==> flow/design.v <==
module BB(
    input clk,
    input rst_n,
    input in_valid,
    input [1:0] inning,    
    input half,            
    input [2:0] action,    
    output reg out_valid,   
    output reg [7:0] score_A,   
    output reg [7:0] score_B,   
    output reg [1:0] result     
);
localparam IDLE = 0;
localparam A = 1;
localparam B = 3;
localparam OVER = 2;
reg [1:0] out,n_out;
reg [2:0] act,n_act;
reg [2:0] base,n_base;
reg change, n_change;
reg [1:0] state,n_state;
reg early_stop,n_early_stop;
reg [3:0] A_point,n_A_point;
reg [2:0] B_point,n_B_point;
wire [2:0] add_score;
wire [2:0] new_base;
wire [1:0] new_out;
reg change_side;
always @(*) begin
    case(state)
        IDLE: change_side = 1;
        A: change_side = (half);
        B: change_side = (!half);
        OVER: change_side = 1;
        default: change_side = 1;
    endcase
end
always @(posedge clk or negedge rst_n) begin
    if(!rst_n) begin
        state      <= IDLE;
        A_point    <= 0;
        B_point    <= 0;
        out        <= 0;
        act        <= 0;
        base       <= 0;
        early_stop <= 0;
    end
    else begin
        state      <= n_state;
        A_point    <= n_A_point;
        B_point    <= n_B_point;
        out        <= n_out;
        act        <= n_act;
        base       <= n_base;
        early_stop <= n_early_stop;
    end
end
always @(*) begin
    case(state)
        IDLE: begin
            if(in_valid) n_state = A;
            else n_state = state;
        end
        A: begin
            if(half==1'b1) n_state = B;
            else n_state = state;
        end
        B: begin
            if(!in_valid) n_state = OVER;
            else if(half==1'b0) n_state = A;
            else n_state = state;
        end
        OVER: begin
            n_state = IDLE;
        end
        default: begin
            n_state = state;
        end
    endcase
end
wire [3:0] add_out,add_select;
assign add_select = (state[1]) ? B_point : A_point;
assign add_out = add_score + add_select;
always @(*) begin
    case(state)
        OVER: n_A_point = 0;
        A: n_A_point = add_out;
        default: n_A_point = A_point;
    endcase
end
always @(*) begin
    case(state)
        OVER: n_B_point = 0;
        B: begin
            if(early_stop) n_B_point = B_point;
            else n_B_point = add_out;
        end 
        default: n_B_point = B_point; 
    endcase
end
always @(*) begin
    case(state)
        IDLE: n_early_stop = 0;
        A: begin
            if(inning == 3 && half==1 && (A_point < B_point)) n_early_stop = 1;
            else n_early_stop = early_stop;
        end
        B:n_early_stop = early_stop;
        OVER:n_early_stop = 0;
    endcase
end
always @(*) begin
    case(state) 
        A,B: begin
            if(change_side) n_base = 0;
            else n_base = new_base;
        end
        IDLE: begin
            n_base = 0;
        end
        OVER: begin
            n_base = 0;
        end
        default: n_base = base;
    endcase
end
always @(*) begin
    if(change_side) n_out = 0;
    else n_out = new_out;
end
always @(*) begin
    n_act = action;
end
Base_Score BS(.action(act), .base(base), .out_num(out), .add_score(add_score), .new_base(new_base), .new_out(new_out));
always @(*) begin
    if(state == OVER) out_valid = 1;
    else out_valid = 0;
end
always @(*) begin
    score_A = A_point;
end
always @(*) begin
    score_B = B_point;
end
always@(*) begin
    if(state == OVER) begin
        if(A_point > B_point) result = 0;
        else if(A_point < B_point) result = 1;
        else result = 2;
    end 
    else result = 0;
end
endmodule
module Base_Score (
    input [2:0] action,
    input [2:0] base,
    input [1:0] out_num,
    output reg [2:0] add_score,
    output reg [2:0] new_base,
    output reg [1:0] new_out
);
    localparam Walk        = 3'd0;
    localparam Single      = 3'd1;
    localparam Double      = 3'd2;
    localparam Triple      = 3'd3;
    localparam HR          = 3'd4;
    localparam Bunt        = 3'd5;
    localparam Ground_ball = 3'd6;
    localparam Fly_ball    = 3'd7;
    wire out1 = out_num[0];
    wire out2 = out_num[1];
    always @(*) begin
        case(action)
            Walk: begin
                new_base[0] = 1;
                if(base[0]) new_base[1] = 1;
                else new_base[1] = base[1];
                if(base[1] &base[0]) new_base[2] = 1;
                else new_base[2] = base[2];
            end
            Single: begin
                if(out2) new_base = {base[0],2'b01};
                else new_base = {base[1],base[0],1'b1};
            end
            Double: begin
                if(out2) new_base = 3'b010;
                else new_base = {base[0],2'b10};
            end
            Triple: begin
                new_base =3'b100;
            end
            HR: begin
                new_base = 3'b000;
            end
            Bunt: begin
                new_base = {base[1],base[0],1'b0};
            end
            Ground_ball: begin
                new_base = {base[1],2'b00};
            end
            Fly_ball: begin
                new_base = {1'b0, base[1], base[0]};
            end
            default: begin
                new_base = base;
            end
        endcase
    end
    wire [1:0] base12 = base[1] + base[2];
    wire [1:0] base012 = base[0] + base[1] + base[2];
    always @(*) begin
        case(action)
            Walk: begin       
                if(&(base)) add_score = 1;
                else add_score = 0;
            end
            Single: begin
                if(out2) begin
                    add_score = base[1] + base[2];
                end
                else begin
                    if(base[2]) add_score = 1;
                    else add_score = 0;
                end
            end
            Double: begin
                if(out2) begin
                    add_score = base[2] + base[1] + base[0];
                end
                else begin
                   add_score = base[1] + base[2];
                end
            end
            Triple: begin
                add_score = base[0] + base[1] + base[2];
            end
            HR: begin
                add_score = base[0] + base[1] + base[2] + 1'b1;
            end 
            Bunt: begin
                if(base[2]) add_score = 1;
                else add_score = 0;
            end
            Ground_ball: begin
                if((( out_num==0) || (!base[0] && out_num==1)) && base[2]) begin
                    add_score = 1;
                end
                else begin
                    add_score = 0;
                end
            end
            Fly_ball: begin
                if(base[2] && !out2) begin
                    add_score = 1;
                end
                else begin
                    add_score = 0;
                end
            end
            default: begin
                add_score = 0;
            end
        endcase
    end
    always @(*) begin
        case(action)
            Walk, Single: begin
                new_out = out_num;
            end
            Double: begin
                new_out = out_num;
            end
            Triple: begin
                new_out = out_num;
            end
            HR: begin
                new_out = out_num;
            end
            Bunt: begin
                new_out = out_num + 1;
            end
            Ground_ball: begin
                if(!out1 && base[0]) begin
                    new_out = out_num + 2;
                end
                else begin
                    new_out = out_num + 1;
                end
            end
            Fly_ball: begin
                new_out = out_num + 1;
            end
            default: begin
                new_out = out_num;
            end
        endcase
    end
endmodule
=== Reports on BB ===
Tool output for the design above, in the order of the flow.
Line numbers count from 1 in the design file above.
Operators carry their Yosys type and port widths (W data, S select, Z words).
Library cell names are shortened.
The mark - stands for no value.

* Top module: BB
* Clock port: clk
* Cell library: sky130hd
* Corner: tt_025C_1v80

=== Elaborated design ===
Counts by Yosys on the flattened word-level netlist (proc, flatten, opt, wreduce; memories kept). Register bits leave out memories and registers merged into their read ports (data or address). Print and check cells are left out. Cells with the same type and inputs are merged into one.

* Output and inout port bits: 19
* Register bits: 18

* Add/subtract/negate cells: 8
* Mux-type cells: 35
* $lt $le $gt $ge: 2
* Equal/unequal tests: 21
* Bitwise gates (word level): 2
* Reductions and logical operators: 29

{| class="wikitable"
|+ Operators with widths
! operator !! number
|-
| $pmux W3 S8 || 1
|-
| $mux W3 || 6
|-
| $mux W2 || 9
|-
| $eq A3 B3 Y1 const B || 4
|-
| $pmux W3 S2 || 2
|-
| $reduce_or A2 Y1 || 5
|-
| $ne A2 B2 Y1 const B || 4
|-
| $pmux W4 S2 || 1
|-
| $pmux W2 S4 || 1
|-
| $mux W1 || 8
|-
| $logic_and A1 B1 Y1 || 6
|-
| $eq A2 B2 Y1 const B || 3
|-
| $reduce_and A2 Y1 || 3
|-
| $add A3 B1 Y3 || 2
|-
| $eq A3 B2 Y1 const B || 2
|-
| $ne A3 B3 Y1 const B || 2
|-
| $reduce_and A3 Y1 || 2
|-
| $pmux W1 S6 || 1
|-
| $reduce_or A5 Y1 || 1
|-
| $pmux W1 S5 || 1
|-
| $add A1 B1 Y2 || 2
|-
| $logic_not A1 Y1 || 4
|-
| $eq A2 B1 Y1 const B || 2
|-
| $logic_not A2 Y1 || 2
|-
| $reduce_bool A2 Y1 || 2
|-
| $add A3 B4 Y4 || 1
|-
| $gt A4 B3 Y1 || 1
|-
| $lt A4 B3 Y1 || 1
|}

Other operator kinds: 18; their cells: 18.

=== Depth ===
Longest topological path by Yosys (ltp), each cell counted once; first at word level (registers and memories cut), then after technology mapping (sequential cells cut; the memories' decode and read muxes count).

* Word-level depth: 9
* ABC_AREA: 0
* Gate-level depth with buffers: 12
* Depth with buffers taken out: 12

=== Synthesis result ===
The flow's flattened synthesis, as Yosys stat reports it; memories are mapped. The netlist is that of the ABC_AREA named above (0 if unset); the other value can give another one.

{| class="wikitable"
|+ Cells by type
! cell type !! number
|-
| dfrtp_1 || 18
|-
| ha_1 || 18
|-
| buf_4 || 10
|-
| inv_1 || 19
|-
| fa_1 || 3
|-
| nand2_1 || 16
|-
| a21oi_1 || 11
|-
| o21ai_0 || 11
|-
| nand3_1 || 7
|-
| nor2_1 || 9
|-
| a31oi_1 || 5
|-
| nor2b_1 || 5
|-
| o32ai_1 || 3
|-
| a21o_1 || 3
|-
| mux2_2 || 2
|-
| mux2i_1 || 2
|-
| nor3_1 || 4
|-
| clkbuf_1 || 5
|}

Not listed: further types 31, cells in them 43.

* Flip-flop cells: 18
* Synthesis area: 0.0016366 mm2
* Buffer cells: 19
* Mapped cells: 194

The figures by module come from a second, unflattened synthesis with its own total; it is not the netlist above.

* Cells (unflattened synthesis): 185
* Area (unflattened synthesis): 0.0016591 mm2

Each row is one instance without its submodules.

{| class="wikitable"
|+ By module
! module !! sequential area (mm2) !! cells !! area (mm2) !! times used
|-
| BB || 0.0004504 || 116 || 0.0011524 || 1
|-
| (name not given) || 0 || 69 || 0.0005067 || 1
|}

=== Worst setup path after synthesis ===
OpenSTA on the mapped netlist: ideal clock, no wires. The path of least setup slack (recovery checks aside). Input and output delay are each 20% of the period. Register names are those of the netlist, which keeps one name where synthesis merged equal registers.

* Path type: reg2reg
* Start point: reg base[0]
* End point: reg A_point[3]
* Clock period: 3030 ps
* Delay of the path: 3026 ps
* Path slack: 4 ps
* Data required time: 2904 ps
* Buffers on the path: 0
* Arrival: 2900 ps
* Driving pins on the path: 12
* Time at the first pin: 0 ps
* Period reached after synthesis: 3026 ps

"delay of the path" = arrival - input delay + setup time.
"driving pins on the path" counts driving pins, that of a launching flip-flop among them; a cell with two outputs on the path counts twice.
"period reached after synthesis" is the clock period less the worst setup slack; recovery checks do not enter. This is arithmetic on one report: input and output delays are still those of the set period (20% each).
The rows between start and end are the longest chain of elaborated cells between them; the timing report does not say that the signal goes this way. Where chains are equally long, one stands for them.
A line is the first line of the expression or statement that the cell stems from. Yosys adds cells for indexed reads and writes and turns some case tables into memories.

* Cell sequence: dfrtp_1 > fa_1 > inv_1 > fa_1 > o32ai_1 > a41oi_1 > nor2_1 > ha_1 > a21o_1 > a21oi_1 > xnor2_1 > a311o_1
* Length of the longest elaborated chain: 8

{| class="wikitable"
|+ Ends and longest elaborated chain, post-synthesis
! what !! RTL line !! text
|-
| from (decl) || 19 || <nowiki>reg [2:0] base,n_base;</nowiki>
|-
| from (assign) || 45 || <nowiki>base       <= 0;</nowiki>
|-
| from (assign) || 54 || <nowiki>base       <= n_base;</nowiki>
|-
| $logic_not A1 Y1 || 245 || <nowiki>if((( out_num==0) || (!base[0] && out_num==1)) && base[2]) begin</nowiki>
|-
| $logic_and A1 B1 Y1 || 245 ||
|-
| $logic_or A1 B1 Y1 || 245 ||
|-
| $logic_and A1 B1 Y1 || 245 ||
|-
| $mux W1 || 245 ||
|-
| $pmux W3 S8 || 212 || <nowiki>case(action)</nowiki>
|-
| $add A3 B4 Y4 || 83 ||
|-
| $pmux W4 S2 || 85 || <nowiki>case(state)</nowiki>
|-
| to (assign) || 41 || <nowiki>A_point    <= 0;</nowiki>
|-
| to (assign) || 50 || <nowiki>A_point    <= n_A_point;</nowiki>
|-
| to (decl) || 23 || <nowiki>reg [3:0] A_point,n_A_point;</nowiki>
|}

=== Path in the finished layout ===
Path of least setup slack in the final report of job 1 (OpenROAD, finished layout, wires in). Where an end is a register, its clock arrival counts in the times.
The path's times are printed in steps of 10 ps; the period is the one set.

* Path type: reg2reg
* Start point: reg base[0]
* End point: reg B_point[1]
* Buffers on the path: 0
* Time at the first pin: 250 ps
* Data required time: 2650 ps
* Driving pins on the path: 10
* Clock period: 2510 ps
* Path slack: -560 ps
* Arrival: 3210 ps

The rows between start and end are the longest chain of elaborated cells between them; the timing report does not say that the signal goes this way. Where chains are equally long, one stands for them.

* Cell sequence: dfrtp_2 > fa_1 > inv_1 > fa_1 > o32ai_2 > a41oi_2 > nor2_2 > fa_2 > mux2_4 > a22o_1
* Length of the longest elaborated chain: 9

{| class="wikitable"
|+ Ends and longest elaborated chain, after layout
! what !! RTL line !! text
|-
| from (decl) || 19 || <nowiki>reg [2:0] base,n_base;</nowiki>
|-
| from (assign) || 45 || <nowiki>base       <= 0;</nowiki>
|-
| from (assign) || 54 || <nowiki>base       <= n_base;</nowiki>
|-
| $logic_not A1 Y1 || 245 || <nowiki>if((( out_num==0) || (!base[0] && out_num==1)) && base[2]) begin</nowiki>
|-
| $logic_and A1 B1 Y1 || 245 ||
|-
| $logic_or A1 B1 Y1 || 245 ||
|-
| $logic_and A1 B1 Y1 || 245 ||
|-
| $mux W1 || 245 ||
|-
| $pmux W3 S8 || 212 || <nowiki>case(action)</nowiki>
|-
| $add A3 B4 Y4 || 83 ||
|-
| $mux W3 || 95 || <nowiki>if(early_stop) n_B_point = B_point;</nowiki>
|-
| $pmux W3 S2 || 92 || <nowiki>case(state)</nowiki>
|-
| to (assign) || 42 || <nowiki>B_point    <= 0;</nowiki>
|-
| to (assign) || 51 || <nowiki>B_point    <= n_B_point;</nowiki>
|-
| to (decl) || 24 || <nowiki>reg [2:0] B_point,n_B_point;</nowiki>
|}

Hand-over note for BB

Module BB, platform sky130hd: 2 stored runs of the flow (Yosys, OpenROAD) with differing settings, in no particular order. Input and output delays are each 20% of the period that was set; the output load is 0.01 pF.
"achieved clock period": clock period set for the run, less the worst setup slack. It is reckoned from that one timing run; input and output delays stay at 20% of the period that was set.
"worst setup path time" = time allowed to the worst setup path (clock period - input delay - output delay, where it has them) - its slack; a late launch clock adds to it, a late capture clock takes from it.
"worst setup path time" is given in steps of 10 ps.

Job 1
==> flow/run.sh <==
#!/bin/bash
# the make line also repeats the synthesis and layout settings of config.mk as NAME=value (left out here)
make -C /OpenROAD-flow-scripts/flow DESIGN_CONFIG=/design/flow/config.mk WORK_HOME=/design/flow/orfs CLKGATE_MAP_FILE= finish
==> flow/config.mk <==
export PLATFORM = sky130hd
export DESIGN_NAME = BB
export DESIGN_NICKNAME = BB
export VERILOG_FILES = /design/flow/design.v
export SDC_FILE = /design/flow/constraint.sdc
export NUM_CORES = 4
export LEC_CHECK = 0
export CAP_MARGIN = 20
export CELL_PAD_IN_SITES_GLOBAL_PLACEMENT = 3
export CORE_MARGIN = 2
export CORE_UTILIZATION = 27
export CTS_CLUSTER_DIAMETER = 334
export GPL_TIMING_DRIVEN = 0
export MAX_ROUTING_LAYER = met5
export PLACE_DENSITY_LB_ADDON = 0.12
export SETUP_SLACK_MARGIN = 0.7
export SLEW_MARGIN = 15
==> flow/constraint.sdc <==
create_clock -name core_clock -period 2.51 [get_ports {clk}]
set_input_delay 0.5020 -clock core_clock [delete_from_list [all_inputs] [get_ports {clk}]]
set_output_delay 0.5020 -clock core_clock [all_outputs]
set_load 0.01 [all_outputs]

==> results of job 1 <==
chip area after synthesis (Yosys): 0.0016366 mm2
die area: 0.0067002 mm2
utilization: 0.399
worst setup slack after layout: -560 ps
total negative slack: -1899 ps
achieved clock period: 3070 ps
worst setup path time: 3070 ps
worst setup path kind: reg2reg

Job 2
==> flow/run.sh <==
#!/bin/bash
# the make line also repeats the synthesis and layout settings of config.mk as NAME=value (left out here)
make -C /OpenROAD-flow-scripts/flow DESIGN_CONFIG=/design/flow/config.mk WORK_HOME=/design/flow/orfs CLKGATE_MAP_FILE= finish
==> flow/config.mk <==
export PLATFORM = sky130hd
export DESIGN_NAME = BB
export DESIGN_NICKNAME = BB
export VERILOG_FILES = /design/flow/design.v
export SDC_FILE = /design/flow/constraint.sdc
export NUM_CORES = 4
export LEC_CHECK = 0
export ABC_AREA = 1
export CAP_MARGIN = 20
export CELL_PAD_IN_SITES_DETAIL_PLACEMENT = 2
export CELL_PAD_IN_SITES_GLOBAL_PLACEMENT = 3
export CORE_ASPECT_RATIO = 1.25
export CORE_MARGIN = 2
export CORE_UTILIZATION = 21
export CTS_CLUSTER_SIZE = 34
export GPL_ROUTABILITY_DRIVEN = 0
export PLACE_DENSITY_LB_ADDON = 0.1
export SETUP_SLACK_MARGIN = 0.5
export SLEW_MARGIN = 20
==> flow/constraint.sdc <==
create_clock -name core_clock -period 3.04 [get_ports {clk}]
set_input_delay 0.6080 -clock core_clock [delete_from_list [all_inputs] [get_ports {clk}]]
set_output_delay 0.6080 -clock core_clock [all_outputs]
set_load 0.01 [all_outputs]

==> results of job 2 <==
chip area after synthesis (Yosys): 0.0016266 mm2
die area: 0.0084696 mm2
utilization: 0.271
worst setup slack after layout: 347 ps
total negative slack: 0 ps
achieved clock period: 2693 ps
worst setup path time: 2690 ps
worst setup path kind: reg2reg

End of note.
